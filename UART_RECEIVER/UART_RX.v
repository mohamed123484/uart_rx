==> flow/design.v <==
module RX_FSM #( parameter PRESCALE_WIDTH = 'd6 )
(
  input                         RX_IN, PAR_EN, 
  input [PRESCALE_WIDTH - 1:0]  edge_cnt,
  input [PRESCALE_WIDTH - 1:0]  Prescale,
  input [3:0]                   bit_cnt,
  input                         par_err, strt_glitch, stp_err,
  input                         CLK, RST,
  output  reg                   par_chk_en, strt_chk_en, stp_chk_en, 
                                enable, deser_en, dat_samp_en,
  output  reg                   data_valid                          
  );
  localparam  IDLE  = 3'b000,
              START = 3'b001,
              DATA  = 3'b011,
              PAR   = 3'b010,
              STOP  = 3'b110;
  reg [2:0]   current_state,
              next_state;
  wire    [PRESCALE_WIDTH - 2:0]   mid_point;
  assign mid_point = {1'b0, Prescale[PRESCALE_WIDTH - 1:1]};
  always @(posedge CLK or negedge RST)
    begin
      if (!RST)
        begin
          current_state <= IDLE ;
        end
      else
        begin
          current_state <= next_state ;
        end
    end
  always @(*)
    begin
      case(current_state)
        IDLE    : begin
                   strt_chk_en = 'b0;
                   par_chk_en = 'b0;
                   stp_chk_en = 'b0;
                   deser_en = 'b0;
                   data_valid = 'b0;
                   if (!RX_IN)
                     begin
                       next_state = START;
                       enable = 'b1;
                       dat_samp_en = 'b1;
                     end
                   else
                     begin
                       next_state = IDLE;
                       enable = 'b0;
                       dat_samp_en = 'b0;
                     end
                  end
        START   : begin
                   par_chk_en = 'b0;
                   stp_chk_en = 'b0;
                   deser_en = 'b0;
                   data_valid = 'b0;
                   enable = 'b1;
                   dat_samp_en = 'b1;
                   if (edge_cnt == mid_point + 1'b1)
                     begin
                       strt_chk_en = 'b1;
                     end
                   else
                     begin
                       strt_chk_en = 'b0;
                     end
                   if (strt_glitch && (edge_cnt == mid_point + 2'd2))
                     begin
                       next_state = IDLE;
                     end
                   else if (bit_cnt == 'd1)
                     begin
                       next_state = DATA;
                     end
                   else
                     begin
                       next_state = START;
                     end
                  end
        DATA    : begin
                   strt_chk_en = 'b0;
                   par_chk_en = 'b0;
                   stp_chk_en = 'b0;
                   data_valid = 'b0;
                   enable = 'b1;
                   dat_samp_en = 'b1;
                   if (edge_cnt == mid_point + 1'b1)
                     begin
                       deser_en = 'b1;
                     end
                   else
                     begin
                       deser_en = 'b0;
                     end
                   if (bit_cnt == 'd9)
                     begin
                       next_state = (PAR_EN) ? PAR : STOP;
                     end
                   else
                     begin
                       next_state = DATA;
                     end
                  end
        PAR     : begin
                   strt_chk_en = 'b0;
                   stp_chk_en = 'b0;
                   deser_en = 'b0;
                   data_valid = 'b0;
                   enable = 'b1;
                   dat_samp_en = 'b1;
                   if (edge_cnt == mid_point + 1'b1)
                     begin
                       par_chk_en = 'b1;
                     end
                   else
                     begin
                       par_chk_en = 'b0;
                     end
                   if (bit_cnt == 'd10)
                     begin
                       next_state = STOP;
                     end
                   else
                     begin
                       next_state = PAR;
                     end
                  end
        STOP    : begin
                   par_chk_en = 'b0;
                   deser_en = 'b0;
                   strt_chk_en = 'b0;
                   if (edge_cnt == mid_point + 1'b1)
                     begin
                       stp_chk_en = 'b1;
                     end
                   else
                     begin
                       stp_chk_en = 'b0;
                     end
                   if (edge_cnt == mid_point + 2'd2)
                     begin
                       data_valid = ~(par_err | stp_err);
                     end
                   else
                     begin
                       data_valid = 'b0;
                     end
                   if (edge_cnt == Prescale - 1'b1)
                     begin
                       next_state = IDLE;
                       enable = 'b0;
                       dat_samp_en = 'b0;
                     end
                   else
                     begin
                       next_state = STOP;
                       enable = 'b1;
                       dat_samp_en = 'b1;
                    end
                  end
        default : begin
                   par_chk_en = 'b0;
                   strt_chk_en = 'b0;
                   stp_chk_en = 'b0;
                   enable = 'b0;
                   deser_en = 'b0;
                   dat_samp_en = 'b0;
                   data_valid = 'b0;
                   next_state = IDLE;
                  end
      endcase
    end
endmodule
module UART_RX #( parameter PRESCALE_WIDTH = 'd6 )
(
  input    [PRESCALE_WIDTH - 1:0] Prescale,
  input                           RX_IN, PAR_EN, PAR_TYP,
  input                           CLK, RST,
  output   [7:0]                  P_DATA,
  output                          data_valid
  );
  wire [PRESCALE_WIDTH - 1:0] edge_cnt;
  wire [3:0]                  bit_cnt;
  wire                        par_err, strt_glitch, stp_err,
                              par_chk_en, strt_chk_en, stp_chk_en, 
                              enable, deser_en, dat_samp_en;
  wire                        sampled_bit;
  RX_FSM #(.PRESCALE_WIDTH(PRESCALE_WIDTH)) U0
  (
    .RX_IN(RX_IN), 
    .PAR_EN(PAR_EN), 
    .edge_cnt(edge_cnt),
    .Prescale(Prescale),
    .bit_cnt(bit_cnt),
    .par_err(par_err), 
    .strt_glitch(strt_glitch), 
    .stp_err(stp_err),
    .CLK(CLK), 
    .RST(RST),
    .par_chk_en(par_chk_en), 
    .strt_chk_en(strt_chk_en), 
    .stp_chk_en(stp_chk_en), 
    .enable(enable), 
    .deser_en(deser_en), 
    .dat_samp_en(dat_samp_en),
    .data_valid(data_valid)                          
    );
  edge_bit_counter #(.PRESCALE_WIDTH(PRESCALE_WIDTH)) U1
  (
    .enable(enable),
    .Prescale(Prescale),
    .CLK(CLK), 
    .RST(RST),
    .edge_cnt(edge_cnt),
    .bit_cnt(bit_cnt)
    );
  strt_check U2
  (
    .strt_chk_en(strt_chk_en), 
    .sampled_bit(sampled_bit),
    .CLK(CLK), 
    .RST(RST),
    .strt_glitch(strt_glitch)
    );
  parity_check U3 
  (
    .PAR_TYP(PAR_TYP), 
    .par_chk_en(par_chk_en), 
    .sampled_bit(sampled_bit),
    .P_DATA(P_DATA),
    .CLK(CLK), 
    .RST(RST),
    .par_err(par_err)
    );
  stop_check U4
  (
    .stp_chk_en(stp_chk_en), 
    .sampled_bit(sampled_bit),
    .CLK(CLK), 
    .RST(RST),
    .stp_err(stp_err)
    );
  deserializer U5 
  (
    .sampled_bit(sampled_bit), 
    .deser_en(deser_en),
    .CLK(CLK), 
    .RST(RST),
    .P_DATA(P_DATA)
    );
  data_sampling #(.PRESCALE_WIDTH(PRESCALE_WIDTH)) U6
  (
    .RX_IN(RX_IN), 
    .dat_samp_en(dat_samp_en),
    .CLK(CLK), 
    .RST(RST),
    .Prescale(Prescale),
    .edge_cnt(edge_cnt),
    .sampled_bit(sampled_bit)
    );
endmodule
module data_sampling #( parameter PRESCALE_WIDTH = 'd6 )  
(
  input                              RX_IN, dat_samp_en,
  input                              CLK, RST,
  input     [PRESCALE_WIDTH - 1:0]   Prescale,
  input     [PRESCALE_WIDTH - 1:0]   edge_cnt,
  output                             sampled_bit
  );
  wire      [PRESCALE_WIDTH - 2:0]   mid_point;
  reg                                S1, S2, S3;
  always @(posedge CLK or negedge RST)
    begin
      if (!RST)
        begin
          S1 <= 1'b0;
          S2 <= 1'b0;
          S3 <= 1'b0;
        end
      else if (dat_samp_en && edge_cnt == mid_point - 1'b1)
        begin
          S1 <= RX_IN;
        end
      else if (dat_samp_en && edge_cnt == mid_point)
        begin
          S2 <= RX_IN;
        end
      else if (dat_samp_en && edge_cnt == mid_point + 1'b1)
        begin
          S3 <= RX_IN;
        end
    end
  assign mid_point = {1'b0, Prescale[PRESCALE_WIDTH - 1:1]};
  assign sampled_bit = (S1 & S2) | (S2 & S3) | (S1 & S3);  
endmodule
module deserializer (
  input            sampled_bit, deser_en,
  input            CLK, RST,
  output reg [7:0] P_DATA
  );
  always @(posedge CLK or negedge RST)
    begin
      if (!RST)
        begin
          P_DATA <= 8'b0;
        end
      else if (deser_en)
        begin
          P_DATA <= {sampled_bit, P_DATA[7:1]};
        end
    end
endmodule
module edge_bit_counter #( parameter PRESCALE_WIDTH = 'd6 )  
(
  input                              enable, 
  input      [PRESCALE_WIDTH - 1:0]  Prescale,
  input                              CLK, RST,
  output reg [PRESCALE_WIDTH - 1:0]  edge_cnt,
  output reg [3:0]                   bit_cnt
  );
  wire                               edge_done;
  always @(posedge CLK or negedge RST)
    begin
      if (!RST)
        begin
          edge_cnt <= 'b0;
          bit_cnt <= 'b0;
        end
      else if (enable && edge_done)
        begin
          edge_cnt <= 'b0;
          bit_cnt <= bit_cnt + 1'b1;
        end
      else if (enable)
        begin
          edge_cnt <= edge_cnt + 1'b1;
        end
      else
        begin
          edge_cnt <= 'b0;
          bit_cnt <= 'b0;
        end
    end
  assign edge_done = (edge_cnt == Prescale - 1'b1);
endmodule
module parity_check (
  input       PAR_TYP, par_chk_en, sampled_bit,
  input [7:0] P_DATA,
  input       CLK, RST,
  output reg  par_err
  );
  wire        expec_par;
  always @(posedge CLK or negedge RST)
    begin
      if (!RST)
        begin
          par_err <= 1'b0;
        end
      else if (par_chk_en)
        begin
          par_err <= expec_par ^ sampled_bit;
        end
    end
  assign expec_par = (PAR_TYP) ? ~^(P_DATA) : ^(P_DATA);
endmodule
module stop_check (
  input       stp_chk_en, sampled_bit,
  input       CLK, RST,
  output reg  stp_err
  );
  always @(posedge CLK or negedge RST)
    begin
      if (!RST)
        begin
          stp_err <= 1'b0;
        end
      else if (stp_chk_en)
        begin
          stp_err <= ~sampled_bit;
        end
    end
endmodule
module strt_check (
  input       strt_chk_en, sampled_bit,
  input       CLK, RST,
  output reg  strt_glitch
  );
  always @(posedge CLK or negedge RST)
    begin
      if (!RST)
        begin
          strt_glitch <= 1'b0;
        end
      else if (strt_chk_en)
        begin
          strt_glitch <= sampled_bit;
        end
    end
endmodule
; Tool chain data of UART_RX
; The steps from the RTL of UART_RX to its reports follow in flow order.
; Line numbers count from 1 in the design file above.
; Operators carry their Yosys type and port widths (W data, S select, Z words).
; Cell names lack the library's common part.
; A cell with - has no value.
[setup]
design = UART_RX
clk_port = CLK
cell_library = sky130hd
lib_corner = tt_025C_1v80

; Word level
; Yosys after proc, flatten, opt, wreduce and memory -nomap, before mapping. Memory bits, and registers merged into a memory's read port (data or address), are not among the register bits. Print and check cells are not counted.
[bits]
regBits = 27
latchBits = 0
mem_bits_rw = 0
rom_bits = 0
clocked_rd_ports_x_width = 0
memories = 0
in_bits = 11
out_inout_bits = 9
[classes]
add_sub_neg = 6
mul = 0
n_div = 0
cmp = 0
eq_ne = 13
n_shift = 0
n_mux = 23
logic = 11
n_reduce_logical = 11
[op_table]
columns = operator, count
row1 = $eq A6 B6 Y1, 4
row2 = $pmux W3 S5, 1
row3 = $mux W3, 5
row4 = $mux W6, 2
row5 = $mux W1, 11
row6 = $eq A4 B4 Y1 const B, 2
row7 = $reduce_xnor A8 Y1, 1
row8 = $reduce_xor A8 Y1, 1
row9 = $mux W4, 2
row10 = $eq A3 B2 Y1 const B, 2
row11 = $add A5 B1 Y6 const B, 1
row12 = $sub A5 B1 Y6 const B, 1
row13 = $add A5 B2 Y6 const B, 1
row14 = $add A6 B1 Y6 const B, 1
row15 = $sub A6 B1 Y6 const B, 1
row16 = $eq A6 B5 Y1, 1
row17 = $logic_and A1 B1 Y1, 5
row18 = $not A1 Y1, 4
row19 = $add A4 B1 Y4 const B, 1
row20 = $eq A4 B1 Y1 const B, 1
row21 = $and A1 B1 Y1, 3
row22 = $or A1 B1 Y1, 3
row23 = $eq A3 B1 Y1 const B, 1
row24 = $eq A3 B3 Y1 const B, 1
row25 = $logic_not A3 Y1, 1
row26 = $reduce_and A3 Y1, 1
row27 = $reduce_or A3 Y1, 1
row28 = $pmux W1 S3, 1
; Other operator kinds: 4; their cells: 4.

; Logic depth
; Longest topological path by Yosys (ltp), each cell counted once; first at word level (registers and memories cut), then after technology mapping (sequential cells cut; the memories' decode and read muxes count).
[logic_depth]
word_depth = 7
abc_area = 1
depth_mapped = 15
mapped_depth_nobuf = 14

; Netlist
; The flow's flattened synthesis, as Yosys stat reports it; memories are mapped. The netlist is that of the ABC_AREA named above (0 if unset); the other value can give another one.
; Totals and module areas in this step are rounded.
[by_type]
columns = type, count
row1 = dfrtp_1, 28
row2 = nand2_1, 100
row3 = inv_1, 39
row4 = ha_1, 11
row5 = nand3_1, 26
row6 = xor2_1, 14
row7 = nor2_1, 31
row8 = o21ai_2, 6
row9 = xnor2_1, 5
row10 = o21ai_0, 7
row11 = nor3_1, 6
row12 = dfstp_2, 1
row13 = buf_6, 2
row14 = nand3_2, 2
row15 = xnor2_2, 1
row16 = a21oi_1, 3
row17 = nand3b_1, 2
row18 = o211ai_1, 2
; Other cell types: 12; their cells: 16.
[mapped]
stdcells = 302
area_um2 = 2120
ff_cells = 29

; Path before layout
; Path of least setup slack by OpenSTA after synthesis, without wires, with an ideal clock, recovery checks aside; 20% of the period is set as input and as output delay. Where synthesis merged equal registers, the netlist keeps one of their names.
[synth_path]
path_type = input port to output port
start = in Prescale[2]
end = out data_valid
period_ns = 2.76
in_delay_ns = 0.552
output_delay_ns = 0.552
launch_ns = 0.552
arrival_time_ns = 1.653
required_time_ns = 2.208
path_slack_ns = 0.555
delay_ns = 1.101
driving_pins = 6
n_path_buf = 0
period_less_setup_slack_ns = 2.205
; "delay_ns" = arrival - input delay + setup time.
; At an output port there is no setup time.
; "driving_pins" counts driving pins, that of a launching flip-flop among them; a cell with two outputs on the path counts twice.
; "period_less_setup_slack_ns" = period - worst setup slack (recovery checks aside). The figure is calculated, with input and output delays left at 20% of the set period.
; Between the ends stands the longest chain of elaborated cells between them, by number of cells; it is not shown to be the way that was timed. Of several equally long chains one is given.
; A line is the first line of the expression or statement that the cell stems from. Yosys adds cells for indexed reads and writes and turns some case tables into memories.
[synth_between]
cell_sequence = inv_1 -> ha_1 -> xor2_1 -> nor3_1 -> nand3_1 -> nor4_1
elab_chain_len = 4
cone_cells = 4
[synth_rtl]
columns = item, line_no
row1 = "start, declared", 179  ; input    [PRESCALE_WIDTH - 1:0] Prescale,
row2 = $add A5 B2 Y6, 143  ; if (edge_cnt == mid_point + 2'd2)
row3 = $eq A6 B6 Y1, 143
row4 = $mux W1, 143
row5 = $mux W1, 35  ; case(current_state)
row6 = "end, declared", 183  ; output                          data_valid

; Timing after layout
; From the final timing report of run A: the path of least setup slack in the routed layout; clock arrival at registers is part of the times.
[layout_path]
path_type = flip-flop to output port
start = reg U1.edge_cnt[3]
end = out data_valid
period_ns = 1.38
output_delay_ns = 0.28
launch_ns = 0.28
arrival_time_ns = 1.66
required_time_ns = 1.10
path_slack_ns = -0.56
driving_pins = 9
n_path_buf = 1
; Between the ends stands the longest chain of elaborated cells between them, by number of cells; it is not shown to be the way that was timed. Of several equally long chains one is given.
; A register here has more assigning lines than the two given.
[layout_between]
cell_sequence = dfrtp_2 -> inv_2 -> nand2_2 -> nand2_4 -> xor2_4 -> nor2_4 -> nand3_2 -> nor4_4 -> buf_2
elab_chain_len = 3
cone_cells = 3
[layout_rtl]
columns = item, line_no
row1 = "start, declared", 321  ; output reg [PRESCALE_WIDTH - 1:0]  edge_cnt,
row2 = "start, assigned", 329  ; edge_cnt <= 'b0;
row3 = "start, assigned", 339  ; edge_cnt <= edge_cnt + 1'b1;
row4 = $eq A6 B6 Y1, 143  ; if (edge_cnt == mid_point + 2'd2)
row5 = $mux W1, 143
row6 = $mux W1, 35  ; case(current_state)
row7 = "end, declared", 183  ; output                          data_valid

# Flow runs of UART_RX

Top module UART_RX; platform sky130hd; tools Yosys and OpenROAD; 2 stored runs in no particular order. Input and output delays are each 20% of the period that was set; the output load is 0.01 pF.
By "period_less_ws_ns" is meant the clock period of the run minus its worst setup slack. This is arithmetic on one report: input and output delays are still those of the set period (20% each).
"worstPathTime_ns": the worst setup path's part of the clock period (all of it between registers, 20% less for each end at a port) less its slack. A launch clock that arrives late makes it longer, a capture clock that arrives late makes it shorter.
"fin_power_uw" rests on the timing tool's default activity at the inputs, not on a simulated workload.
Measured values are rounded.

# run A
==> flow/run.sh <==
#!/bin/bash
# the make line also repeats the synthesis and layout settings of config.mk as NAME=value (left out here)
make -C /OpenROAD-flow-scripts/flow DESIGN_CONFIG=/design/flow/config.mk WORK_HOME=/design/flow/orfs CLKGATE_MAP_FILE= finish
==> flow/config.mk <==
export PLATFORM = sky130hd
export DESIGN_NAME = UART_RX
export DESIGN_NICKNAME = UART_RX
export VERILOG_FILES = /design/flow/design.v
export SDC_FILE = /design/flow/constraint.sdc
export NUM_CORES = 4
export LEC_CHECK = 0
export ABC_AREA = 1
export CAP_MARGIN = 20
export CORE_MARGIN = 2
export CORE_UTILIZATION = 45
export CTS_CLUSTER_DIAMETER = 73
export MAX_ROUTING_LAYER = met5
export PLACE_DENSITY_LB_ADDON = 0.05
export SETUP_SLACK_MARGIN = 0.3
export SLEW_MARGIN = 20
==> flow/constraint.sdc <==
create_clock -name core_clock -period 1.38 [get_ports {CLK}]
set_input_delay 0.2760 -clock core_clock [delete_from_list [all_inputs] [get_ports {CLK}]]
set_output_delay 0.2760 -clock core_clock [all_outputs]
set_load 0.01 [all_outputs]

==> run A: results <==
total_die_area_um2=5270
fin_power_uw=5890
total_negative_slack_ns=-12.6
worstPathTime_ns=1.66
critical_path_type="flip-flop to output port"
ws_setup_ns=-0.560
fin_util_pct=78.4
synthArea_um2=2120
period_less_ws_ns=1.940
final_cell_area_um2=3480

# run B
==> flow/run.sh <==
#!/bin/bash
# the make line also repeats the synthesis and layout settings of config.mk as NAME=value (left out here)
make -C /OpenROAD-flow-scripts/flow DESIGN_CONFIG=/design/flow/config.mk WORK_HOME=/design/flow/orfs CLKGATE_MAP_FILE= finish
==> flow/config.mk <==
export PLATFORM = sky130hd
export DESIGN_NAME = UART_RX
export DESIGN_NICKNAME = UART_RX
export VERILOG_FILES = /design/flow/design.v
export SDC_FILE = /design/flow/constraint.sdc
export NUM_CORES = 4
export LEC_CHECK = 0
export CAP_MARGIN = 20
export CELL_PAD_IN_SITES_GLOBAL_PLACEMENT = 2
export CORE_MARGIN = 6
export CORE_UTILIZATION = 61
export GPL_ROUTABILITY_DRIVEN = 0
export GPL_TIMING_DRIVEN = 0
export MAX_ROUTING_LAYER = met4
export MIN_ROUTING_LAYER = met1
export PLACE_DENSITY_LB_ADDON = 0.13
export SLEW_MARGIN = 35
==> flow/constraint.sdc <==
create_clock -name core_clock -period 3.25 [get_ports {CLK}]
set_input_delay 0.6500 -clock core_clock [delete_from_list [all_inputs] [get_ports {CLK}]]
set_output_delay 0.6500 -clock core_clock [all_outputs]
set_load 0.01 [all_outputs]

==> run B: results <==
outcome="stopped before the end: placement reported FLW-0024"
